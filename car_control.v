==> flow/design.v <==
`timescale 1ns / 1ps
module car_control_FSM (
    input clk,           
    input BTNL,          
    input BTNR,          
    input BTNC,          
    input [7:0] random_num,
    output reg [9:0] rival_x_reg,
    output reg [9:0] rival_y_reg,
    output reg rival_active,
    output reg [9:0] car_x_reg,  
    output reg [9:0] car_y_reg,  
    output [2:0] current_state_out,
    output wire collided         
);
    localparam [2:0]
        START     = 3'b000,
        IDLE      = 3'b001,
        LEFT_CAR  = 3'b010,
        RIGHT_CAR = 3'b011,
        COLLIDE   = 3'b100;
    reg [2:0] current_state, next_state;
    localparam START_CAR_X = 270;
    localparam START_CAR_Y = 300;
    localparam main_car_width = 14;
    localparam main_car_height = 16;
    localparam LEFT_BOUNDARY = 244;
    localparam RIGHT_BOUNDARY = 318;
    localparam rival_car_width = 14;
    localparam rival_car_height = 16;
    localparam RIVAL_START_Y = 150 - rival_car_height + 12 ;  
    localparam RIVAL_END_Y = 390;    
    localparam MIN_RIVAL_X = 244;    
    localparam MAX_RIVAL_X = 304;    
    wire collide_left = (car_x_reg < LEFT_BOUNDARY);
    wire collide_right = (car_x_reg + main_car_width > RIGHT_BOUNDARY);
    wire collide_with_rival =(car_x_reg < rival_x_reg + rival_car_width) &&
                            (car_x_reg + main_car_width > rival_x_reg) &&
                            (car_y_reg < rival_y_reg + rival_car_height) &&
                            (car_y_reg + main_car_height > rival_y_reg);
    localparam RIVAL_MOVE_FRAMES = 20'd1000000;  
    reg [19:0] rival_move_count = 0;
    wire rival_move_en = (rival_move_count == RIVAL_MOVE_FRAMES - 1);
    always @ (posedge clk) begin
        if (rival_move_count == RIVAL_MOVE_FRAMES - 1)
            rival_move_count <= 0;
        else
            rival_move_count <= rival_move_count + 1;
    end
    localparam CLK_DIV_CYCLES = 20'd4000000;
    reg [19:0] move_count = 0;
    wire move_clk_en = (move_count == CLK_DIV_CYCLES - 1);
    assign current_state_out = current_state;
    assign collided = (current_state == COLLIDE);
    always @ (posedge clk) begin
        if (move_count == CLK_DIV_CYCLES - 1)
            move_count <= 0;
        else
            move_count <= move_count + 1;
    end
    always @ (posedge clk) begin
        if (BTNC)  
            current_state <= START;
        else
            current_state <= next_state;
    end
    always @ (*) begin
        next_state = current_state;  
        case (current_state)
            START: begin
                next_state = IDLE;
            end
            IDLE: begin
                if (collide_with_rival)
                    next_state = COLLIDE;
                else if (BTNR)
                    next_state = RIGHT_CAR;
                else if (BTNL)
                    next_state = LEFT_CAR;
            end
            RIGHT_CAR: begin
                if (collide_right || collide_with_rival)
                    next_state = COLLIDE;  
                else if (!BTNR)
                    next_state = IDLE;     
            end
            LEFT_CAR: begin
                if (collide_left || collide_with_rival)
                    next_state = COLLIDE;  
                else if (!BTNL)
                    next_state = IDLE;     
            end
            COLLIDE: begin
                if (BTNC)
                    next_state = START;
            end
            default: next_state = START;
        endcase
    end
    always @ (posedge clk) begin
        if (BTNC || current_state == START) begin
            rival_x_reg <= MIN_RIVAL_X + (random_num % (MAX_RIVAL_X - MIN_RIVAL_X + 1));
            rival_y_reg <= RIVAL_START_Y;
            rival_active <= 1;
        end
        else if (!collided && rival_move_en) begin
            if (rival_y_reg >= RIVAL_END_Y - rival_car_height) begin
                rival_x_reg <= MIN_RIVAL_X + (random_num % (MAX_RIVAL_X - MIN_RIVAL_X + 1));
                rival_y_reg <= RIVAL_START_Y;
                rival_active <= 1;
            end
            else begin
                rival_y_reg <= rival_y_reg + 2;  
            end
        end
    end
    always @ (posedge clk) begin
        if (BTNC || current_state == START) begin
            car_y_reg <= START_CAR_Y;  
        end
    end
    always @ (posedge clk) begin
        if (BTNC || current_state == START) begin
            car_x_reg <= START_CAR_X;  
        end
        else if (move_clk_en && current_state != COLLIDE) begin
            case (current_state)
                RIGHT_CAR: begin
                    car_x_reg <= car_x_reg + 1;
                end
                LEFT_CAR: begin
                    car_x_reg <= car_x_reg - 1;
                end
                default: car_x_reg <= car_x_reg;
            endcase
        end
    end
endmodule
# ---- Tool chain data of car_control_FSM
# What the tools print for car_control_FSM, step after step.
# Line numbers count from 1 in the design file above.
# Operators carry their Yosys type and port widths (W data, S select, Z words).
# A cell with -- has no value.
dict set report design {
  top_module {car_control_FSM}
  clock_port {clk}
  cell_library {sky130hd}
  lib_corner {tt_025C_1v80}
}

# ---- Word level
# Yosys after proc, flatten, opt, wreduce and memory -nomap, before mapping. Memory bits, and registers merged into a memory's read port (data or address), are not among the register bits. Print and check cells are not counted. Equal cells are merged and count once.
dict set report word_totals {
  register_bits 73
  latch_bits 0
  ramBits 0
  mem_bits_ro 0
  clocked_rd_ports_x_width 0
  mem_count 0
  inputBits 12
  word_cells 63
}
dict set report classes {
  addsub 9
  mul 0
  n_div 1
  compare 7
  eq_ne 10
  shift 0
  muxes 13
  n_logic 1
  reduce_and_logical 16
}
# cell count
set ops {}
lappend ops {{$mod A8 B6 Y32 const B} 1}
lappend ops {{$add A20 B1 Y20 const B} 2}
lappend ops {{$eq A20 B20 Y1 const B} 2}
lappend ops {{$mux W10} 4}
lappend ops {{$gt A32 B9 Y1 const B} 1}
lappend ops {{$add A10 B4 Y11 const B} 2}
lappend ops {{$mux W3} 7}
lappend ops {{$pmux W10 S2} 1}
lappend ops {{$pmux W3 S5} 1}
lappend ops {{$lt A10 B11 Y1} 1}
lappend ops {{$add A10 B5 Y11 const B} 1}
lappend ops {{$gt A11 B10 Y1} 1}
lappend ops {{$lt A9 B11 Y1 const A} 1}
lappend ops {{$add A10 B1 Y10 const B} 1}
lappend ops {{$sub A10 B1 Y10 const B} 1}
lappend ops {{$add A10 B2 Y10 const B} 1}
lappend ops {{$lt A10 B8 Y1 const B} 1}
lappend ops {{$ge A10 B9 Y1 const B} 1}
lappend ops {{$add A8 B10 Y10 const A} 1}
lappend ops {{$gt A9 B10 Y1 const A} 1}
lappend ops {{$ne A3 B3 Y1 const B} 3}
lappend ops {{$reduce_bool A2 Y1} 3}
lappend ops {{$eq A3 B2 Y1 const B} 2}
lappend ops {{$logic_and A1 B1 Y1} 5}
lappend ops {{$reduce_and A2 Y1} 2}
lappend ops {{$ne A4 B4 Y1 const B} 1}
lappend ops {{$reduce_and A4 Y1} 1}
lappend ops {{$logic_or A1 B1 Y1} 3}
# Not listed: further kinds 5, cells in them 5.

# ---- Depth
# Yosys ltp: most cells in a row. Word level: on the elaborated netlist, between registers, memories and ports. Mapped: between sequential cells and ports; inverters and the memories' decode and read muxes count.
dict set report depth {
  word_depth 8
  abc_area 0
  depth_mapped 20
  mapped_depth_nobuf 19
}

# ---- After synthesis
# The flow's flattened synthesis, as Yosys stat reports it; memories are mapped. The netlist is that of the ABC_AREA named above (0 if unset); the other value can give another one.
# Totals and module areas in this step are rounded.
dict set report synth_totals {
  cells 636
  synth_area_um2 5350
  sequential_area_um2 1540
  ff_cells 72
  buffers 30
}
# type count area_total_um2
set by_type {}
lappend by_type {sky130_fd_sc_hd__dfxtp_1 62 1241.19}
lappend by_type {sky130_fd_sc_hd__ha_1 43 538.016}
lappend by_type {sky130_fd_sc_hd__xnor2_1 52 455.437}
lappend by_type {sky130_fd_sc_hd__edfxtp_1 10 300.288}
lappend by_type {sky130_fd_sc_hd__nor2_1 63 236.477}
lappend by_type {sky130_fd_sc_hd__xor2_1 24 210.202}
lappend by_type {sky130_fd_sc_hd__nand2_1 48 180.173}
lappend by_type {sky130_fd_sc_hd__nand3_1 35 175.168}
lappend by_type {sky130_fd_sc_hd__inv_1 36 135.13}
lappend by_type {sky130_fd_sc_hd__a21oi_1 26 130.125}
lappend by_type {sky130_fd_sc_hd__nor3_1 22 110.106}
lappend by_type {sky130_fd_sc_hd__and3_1 16 100.096}
lappend by_type {sky130_fd_sc_hd__buf_4 13 97.594}
lappend by_type {sky130_fd_sc_hd__o21ai_0 17 85.082}
lappend by_type {sky130_fd_sc_hd__nand4_1 13 81.328}
lappend by_type {sky130_fd_sc_hd__o21a_1 9 67.565}
lappend by_type {sky130_fd_sc_hd__o211ai_1 8 60.058}
lappend by_type {sky130_fd_sc_hd__o21bai_1 7 52.55}
# Other cell types: 63; their cells: 132.

# ---- Path before layout
# Path of least setup slack by OpenSTA after synthesis, without wires, with an ideal clock, recovery checks aside; 20% of the period is set as input and as output delay. Where synthesis merged equal registers, the netlist keeps one of their names.
dict set report synth_path {
  kind {input port to flip-flop}
  from {in random_num[3]}
  to {reg rival_x_reg[8]}
  clock_period_ps 7420
  in_delay_ps 1484
  t_first_pin_ps 1484
  arrival_time_ps 5132
  required_ps 7156
  path_slack_ps 2024
  path_delay_ps 3912
  path_stages 20
  path_buffers 1
  synth_period_reached_ps 5396
}
# "path_delay_ps" is the arrival time less input delay plus setup time.
# "path_stages": output pins that drive a net of the path, with the launching flip-flop's if there is one; two outputs of one cell count as two.
# "synth_period_reached_ps" = period - worst setup slack (recovery checks aside). The figure is calculated, with input and output delays left at 20% of the set period.
# Between the ends stands the longest chain of elaborated cells between them, by number of cells; it is not shown to be the way that was timed. Of several equally long chains one is given.
# A line is the first line of the expression or statement that the cell stems from. Yosys adds cells for indexed reads and writes and turns some case tables into memories.
dict set report synth_via {
  cell_sequence {sky130_fd_sc_hd__buf_4 sky130_fd_sc_hd__inv_1 sky130_fd_sc_hd__ha_1 sky130_fd_sc_hd__nor2_1 sky130_fd_sc_hd__nor2_1 sky130_fd_sc_hd__xnor2_1 sky130_fd_sc_hd__inv_1 sky130_fd_sc_hd__ha_1 sky130_fd_sc_hd__o211ai_1 sky130_fd_sc_hd__o21bai_2 sky130_fd_sc_hd__o31ai_2 sky130_fd_sc_hd__mux2i_1 sky130_fd_sc_hd__ha_1 sky130_fd_sc_hd__nand2b_1 sky130_fd_sc_hd__a41oi_2 sky130_fd_sc_hd__nor3_1 sky130_fd_sc_hd__xor2_1 sky130_fd_sc_hd__ha_1 sky130_fd_sc_hd__nor4_1 sky130_fd_sc_hd__xnor2_1}
  elab_chain_len 5
}
# element line
set synth_rtl {}
lappend synth_rtl {{start: declaration} 7} ;# input [7:0] random_num,
lappend synth_rtl {{$mod A8 B6 Y32} 108} ;# rival_x_reg <= MIN_RIVAL_X + (random_num % (MAX_RIVAL_X - MIN_RIVAL_X + 1));
lappend synth_rtl {{$add A8 B10 Y10} 108}
lappend synth_rtl {{$mux W10} 107} ;# if (rival_y_reg >= RIVAL_END_Y - rival_car_height) begin
lappend synth_rtl {{$mux W10} 106} ;# else if (!collided && rival_move_en) begin
lappend synth_rtl {{$mux W10} 101} ;# if (BTNC || current_state == START) begin
lappend synth_rtl {{end: assignment} 102} ;# rival_x_reg <= MIN_RIVAL_X + (random_num % (MAX_RIVAL_X - MIN_RIVAL_X + 1));
lappend synth_rtl {{end: assignment} 108}
lappend synth_rtl {{end: declaration} 8} ;# output reg [9:0] rival_x_reg,

# ---- Path in the finished layout
# Path of least setup slack in the final report of flow run A (OpenROAD, finished layout, wires in). Where an end is a register, its clock arrival counts in the times.
# The report prints the path's times to 10 ps; the period is as set.
dict set report layout_path {
  kind {input port to flip-flop}
  from {in random_num[3]}
  to {reg rival_x_reg[8]}
  clock_period_ps 3660
  in_delay_ps 730
  t_first_pin_ps 730
  arrival_time_ps 3780
  required_ps 3730
  path_slack_ps -50
  path_stages 21
  path_buffers 2
}
# Between the ends stands the longest chain of elaborated cells between them, by number of cells; it is not shown to be the way that was timed. Of several equally long chains one is given.
dict set report layout_via {
  cell_sequence {sky130_fd_sc_hd__buf_8 sky130_fd_sc_hd__inv_6 sky130_fd_sc_hd__ha_4 sky130_fd_sc_hd__nor2_4 sky130_fd_sc_hd__nor2_4 sky130_fd_sc_hd__xnor2_2 sky130_fd_sc_hd__inv_1 sky130_fd_sc_hd__ha_2 sky130_fd_sc_hd__o211ai_1 sky130_fd_sc_hd__o21bai_2 sky130_fd_sc_hd__o31ai_4 sky130_fd_sc_hd__mux2i_2 sky130_fd_sc_hd__ha_2 sky130_fd_sc_hd__buf_12 sky130_fd_sc_hd__nand2b_4 sky130_fd_sc_hd__a41oi_4 sky130_fd_sc_hd__nor2_2 sky130_fd_sc_hd__xnor2_2 sky130_fd_sc_hd__ha_2 sky130_fd_sc_hd__nor4_2 sky130_fd_sc_hd__xnor2_1}
  elab_chain_len 5
}
# element line
set layout_rtl {}
lappend layout_rtl {{start: declaration} 7} ;# input [7:0] random_num,
lappend layout_rtl {{$mod A8 B6 Y32} 108} ;# rival_x_reg <= MIN_RIVAL_X + (random_num % (MAX_RIVAL_X - MIN_RIVAL_X + 1));
lappend layout_rtl {{$add A8 B10 Y10} 108}
lappend layout_rtl {{$mux W10} 107} ;# if (rival_y_reg >= RIVAL_END_Y - rival_car_height) begin
lappend layout_rtl {{$mux W10} 106} ;# else if (!collided && rival_move_en) begin
lappend layout_rtl {{$mux W10} 101} ;# if (BTNC || current_state == START) begin
lappend layout_rtl {{end: assignment} 102} ;# rival_x_reg <= MIN_RIVAL_X + (random_num % (MAX_RIVAL_X - MIN_RIVAL_X + 1));
lappend layout_rtl {{end: assignment} 108}
lappend layout_rtl {{end: declaration} 8} ;# output reg [9:0] rival_x_reg,

# Record of 2 stored runs of the RTL-to-layout flow on car_control_FSM, platform sky130hd. The runs are unordered. Constraints: input delay and output delay 20% of the set period each, output load 0.01 pF.
# "period_reached_ps" is the run's clock period less its worst setup slack. It is reckoned from that one timing run; input and output delays stay at 20% of the period that was set.
# "timing.worst_path_ps": the worst setup path's part of the clock period (all of it between registers, 20% less for each end at a port) less its slack. A launch clock that arrives late makes it longer, a capture clock that arrives late makes it shorter.
# By "power.total_w" is meant OpenSTA's value without simulated activity: inputs other than the clock are taken to toggle once in ten clock periods, and the tool carries that through the logic.
# "timing.worst_path_ps" is known to 10 ps.
# Values from the reports are rounded here.
run="flow run A" settings period_ns=3.66 CAP_MARGIN=20 CORE_MARGIN=2 CORE_UTILIZATION=40 SLEW_MARGIN=20
run="flow run A" results synth_chip_area_um2=5350 final_die_area_um2=14300 post_route_stdcell_area_um2=7050 final_util_frac=0.537 final_setup_ws_ps=-50 tns_ps=-135 holdWs_ps=459 power.total_w=0.00287 period_reached_ps=3710 timing.worst_path_ps=2980 worstPathKind="input port to flip-flop"
run="flow run B" settings period_ns=8.2 CORE_UTILIZATION=65 SETUP_SLACK_MARGIN=0.48 PLACE_DENSITY=0.69 CORE_ASPECT_RATIO=1.15 CORE_MARGIN=10 CELL_PAD_IN_SITES_GLOBAL_PLACEMENT=2 TNS_END_PERCENT=10 CTS_CLUSTER_SIZE=70 MIN_ROUTING_LAYER="met1" MAX_ROUTING_LAYER="met5" CAP_MARGIN=20 SLEW_MARGIN=20
run="flow run B" outcome="stopped before the end: placement reported GPL-0301"
